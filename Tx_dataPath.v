==> flow/design.v <==
module data_path #(parameter parity_on=1, parameter data_size=8, sampling_cntr_width=4,parameter even_parity=1)(input clk,
input rst,  
input cntr_rst,  
input [sampling_cntr_width-1 :0] sampling_end_val,  
input data_bits_incr,  
input data_w_en,  
input [1:0]select, 
input [data_size-1 : 0] Tx_input,
output [sampling_cntr_width-1:0] sampling_cntr_out,
output [2: 0] bits_cntr_out,
output reg Tx_s
    );
	 counter #(.width(sampling_cntr_width)) sampling_cntr (
    .clk(clk), 
    .soft_rst(cntr_rst),
	.hard_rst(rst), 
    .end_val(sampling_end_val), 
    .cnt_out(sampling_cntr_out)
    );
	 manual_cntr #(.width(3)) data_bits_cntr (
    .clk(clk), 
    .soft_rst(cntr_rst),
	.hard_rst(rst), 
    .incr(data_bits_incr), 
    .cnt_out(bits_cntr_out)
    );
	 wire [data_size-1 :0] Tx_out;
	 data_reg #(.width(data_size)) Tx_reg (
    .clk(clk), 
    .rst(rst), 
    .w_en(data_w_en), 
    .data_in(Tx_input), 
    .data_out(Tx_out)
    );
	localparam [1:0] select_0='d1, select_1='d0, select_parity='d2,select_data='d3;  
	wire parity; 
	always @(*)begin
		case(select)
			select_0:begin
				Tx_s='d0;
			end
			select_1:begin
				Tx_s='d1;
			end
			select_parity:begin
				Tx_s=parity;
			end
			select_data:begin
				Tx_s=Tx_out[bits_cntr_out];
			end
			default:begin
				Tx_s='d1;
			end
		endcase
	end
	 generate 
	 if(parity_on) begin
		if(even_parity)
			assign parity = ^Tx_out; 
		else
			assign parity = !(^Tx_out) ;
	 end
	 endgenerate
endmodule
module counter #(parameter width=4)(input clk,
input soft_rst,
input hard_rst,
input [width-1 : 0] end_val,
output reg [width-1 : 0] cnt_out
    );
	 always @(posedge clk, posedge hard_rst) begin
		if(hard_rst) begin
			cnt_out <= 'd0;
		end
		else if(soft_rst)begin
			cnt_out <= 'd0;
		end
		else begin
			if(cnt_out == end_val) begin
				cnt_out <= 'd0;
			end
			else begin
				cnt_out <= cnt_out + 'd1 ;
			end
		end
	 end
endmodule
module data_reg #(parameter width=8)(input clk,
input rst,
input w_en,
input [width-1 : 0] data_in,
output reg [width-1 : 0] data_out
    );
	always @(posedge clk, posedge rst)begin
		if(rst) begin
			data_out <= 'd0;
		end 
		else begin
			if(w_en)begin
				data_out <= data_in;
			end
			else begin
				data_out <= data_out;
			end	
		end
	end
endmodule
module manual_cntr #(parameter width =3)(input clk,
input hard_rst,
input soft_rst,
input incr,
output reg [width-1 :0] cnt_out
    );
	 always @(posedge clk, posedge hard_rst) begin
		if(hard_rst)begin
			cnt_out <= 'd0;
		end
		else if(soft_rst)begin
			cnt_out <= 'd0;
		end
		else begin
			if(incr) begin
				cnt_out <= cnt_out +'d1 ;
			end
			else begin
				cnt_out <= cnt_out;
			end
		end
	 end
endmodule
* Reports on data_path *
What the tools print for data_path, step after step.
Line numbers count from 1 in the design file above.
Library cell names are shortened.
Not given: n/a

set-up
  top module = data_path
  clock = clk
  standard-cell library = sky130hd
  timing corner = tt_025C_1v80

* Word level *
Counts by Yosys on the flattened word-level netlist (proc, flatten, opt, wreduce; memories kept). Register bits leave out memories and registers merged into their read ports (data or address). Print and check cells are left out. Cells with the same type and inputs are merged into one.

bit counts
  register bits = 15
  input bits = 19
  word-level cells = 18

cells by class
  add/subtract/negate cells = 2
  equality and inequality tests = 4
  shift-type cells = 1
  mux-type cells = 5
  reductions and logical operators = 3

operators by type and width
  kind                                    number
  variable part select 8 x 3 -> 1 bit     1
  XOR reduction 8 bit                     1
  two-way mux 4 bit                       2
  two-way mux 3 bit                       2
  == test 2 bit with constant B           2
  adder 4 x 1 -> 4 bit with constant B    1
  == test 4 bit                           1
  case mux 1 bit (select 4 bit)           1
  adder 3 x 1 -> 3 bit with constant B    1
  == test 2 x 1 -> 1 bit with constant B  1
  logical NOT 2 bit                       1
  nonzero test 2 bit                      1

* Logic depth *
Longest topological path by Yosys (ltp), each cell counted once; first at word level (registers and memories cut), then after technology mapping (sequential cells cut; the memories' decode and read muxes count).

depth
  depth after elaboration = 3
  ABC_AREA = 0
  depth in mapped cells = 4
  depth with buffers taken out = 4

* After synthesis *
The flow's flattened synthesis, as Yosys stat reports it; memories are mapped. The netlist is that of the ABC_AREA named above (0 if unset); the other value can give another one.
Totals and module areas in this step are rounded.

cells by type
  cell type  number
  dfrtp_1    15
  xnor2_1    13
  mux2_2     9
  nor2_1     7
  ha_1       2
  mux4_2     1
  mux2i_1    2
  xor2_1     2
  a22oi_2    1
  o211ai_2   1
  a41o_1     1
  o31a_1     1
  inv_1      2
  nand2_1    2
  nand2b_1   1
  nor2b_1    1
  nand3_1    1
  clkbuf_1   1

synthesis totals
  standard cells after synthesis = 63
  synthesis area = 782 um^2
  sequential part of the area = 375 um^2
  flip-flops = 15
  buffer cells = 1

By module: a second synthesis without flattening, with its own total; a netlist apart from the flattened one above.

second synthesis, totals
  cells (unflattened synthesis) = 64
  area total of the unflattened synthesis = 850 um^2

Each row is one instance without its submodules.

modules
  module                  times used  cells  area (um^2)  sequential area (um^2)
  data_reg #(width=8)     1           18     335          200
  counter #(width=4)      1           18     209          100
  data_path               1           16     165          0.0
  manual_cntr #(width=3)  1           12     140          75.1

* Path before layout *
Source: OpenSTA report_checks on the synthesized netlist (no wires, ideal clock, input and output delay 20% of the period each), path of least setup slack; recovery checks are left aside. Register names are those of the netlist, which keeps one name where synthesis merged equal registers.

timing post-synthesis
  kind = register -> output
  from = register data_bits_cntr.cnt_out[1]
  to = output Tx_s
  clock period = 1.96 ns
  data arrival time = 1.269 ns
  required time = 1.568 ns
  path slack = 0.299 ns
  delay of the path = 1.269 ns
  stages on the path = 5
  synthesis period reached = 1.661 ns

"delay of the path" = arrival - input delay + setup time.
A path that ends at an output port has no setup time.
"stages on the path": output pins that drive a net of the path, with the launching flip-flop's if there is one; two outputs of one cell count as two.
"synthesis period reached" = period - worst setup slack (recovery checks aside). The figure is calculated, with input and output delays left at 20% of the set period.
The rows between start and end are the longest chain of elaborated cells between them; the timing report does not say that the signal goes this way. Where chains are equally long, one stands for them.
A line is the first line of the expression or statement that the cell stems from. Yosys adds cells for indexed reads and writes and turns some case tables into memories.
At most two assigning lines are given for a register; there are more.

on the way, post-synthesis
  cell sequence = dfrtp_1 -> mux4_2 -> nand2b_1 -> o211ai_2 -> a22oi_2
  length of the longest elaborated chain = 2
  elaborated cells between the ends (all ways) = 2

ends and longest elaborated chain, post-synthesis
  item                                 line  text
  start: declaration                   112   output reg [width-1 :0] cnt_out
  start: assignment                    123   cnt_out <= cnt_out +'d1 ;
  start: assignment                    126   cnt_out <= cnt_out;
  variable part select 8 x 3 -> 1 bit  49    Tx_s=Tx_out[bits_cntr_out];
  case mux 1 bit (select 4 bit)        38    case(select)
  end: declaration                     11    output reg Tx_s

* Timing after layout *
From the final timing report of entry A: the path of least setup slack in the routed layout; clock arrival at registers is part of the times.

timing post-layout
  kind = register -> output
  from = register Tx_reg.data_out[7]
  to = output Tx_s
  clock period = 1.58 ns
  data arrival time = 1.59 ns
  required time = 1.26 ns
  path slack = -0.33 ns
  stages on the path = 6

The rows between start and end are the longest chain of elaborated cells between them; the timing report does not say that the signal goes this way. Where chains are equally long, one stands for them.
At most two assigning lines are given for a register; there are more.

on the way, post-layout
  cell sequence = dfrtp_1 -> mux4_2 -> nand2b_4 -> o211ai_2 -> a22oi_2 -> buf_2
  length of the longest elaborated chain = 2
  elaborated cells between the ends (all ways) = 3

ends and longest elaborated chain, post-layout
  item                                 line  text
  start: declaration                   92    output reg [width-1 : 0] data_out
  start: assignment                    100   data_out <= data_in;
  start: assignment                    103   data_out <= data_out;
  variable part select 8 x 3 -> 1 bit  49    Tx_s=Tx_out[bits_cntr_out];
  case mux 1 bit (select 4 bit)        38    case(select)
  end: declaration                     11    output reg Tx_s

Subject: data_path on sky130hd, stored results

Hello all,

Measured results for data_path: 2 stored runs of the Yosys and OpenROAD flow on sky130hd. The settings differ; the order carries no meaning. The constraints put input and output delay at 20% of the set period each and load the outputs with 0.01 pF.
"period reached": clock period set for the run, less the worst setup slack. It is reckoned from that one timing run; input and output delays stay at 20% of the period that was set.
"time of the worst setup path" is the time allowed to the run's worst setup path (the clock period less input and output delay, where it has them) less its slack. Clock arrival times count: a late capture clock shortens it, a late launch clock lengthens it.
Measured values are rounded.
A setting shown as n/a is not set for that run.

name                                       entry A             entry B
period_ns                                  1.58                2.36
CORE_UTILIZATION                           49                  23
SETUP_SLACK_MARGIN                         -0.15               n/a
PLACE_DENSITY_LB_ADDON                     0.17                n/a
CELL_PAD_IN_SITES_GLOBAL_PLACEMENT         1                   1
TNS_END_PERCENT                            30                  95
ABC_AREA                                   0                   n/a
CTS_CLUSTER_DIAMETER                       312                 n/a
CAP_MARGIN                                 20                  20
CORE_MARGIN                                2                   2
SLEW_MARGIN                                20                  25
PLACE_DENSITY                              n/a                 0.65
HOLD_SLACK_MARGIN                          n/a                 -0.05
CORE_ASPECT_RATIO                          n/a                 0.8
GPL_ROUTABILITY_DRIVEN                     n/a                 0
MAX_ROUTING_LAYER                          n/a                 met5
period reached (ns)                        1.910               2.154
total negative slack on setup checks (ns)  -0.401              0.000
lowest setup slack (ns)                    -0.330              0.206
full die area (um^2)                       1930                3890
utilization after layout                   0.786               0.364
mapped cell area after synthesis (um^2)    782                 782
time of the worst setup path (ns)          1.59                1.68
class of the worst setup path              register -> output  register -> output

Thanks
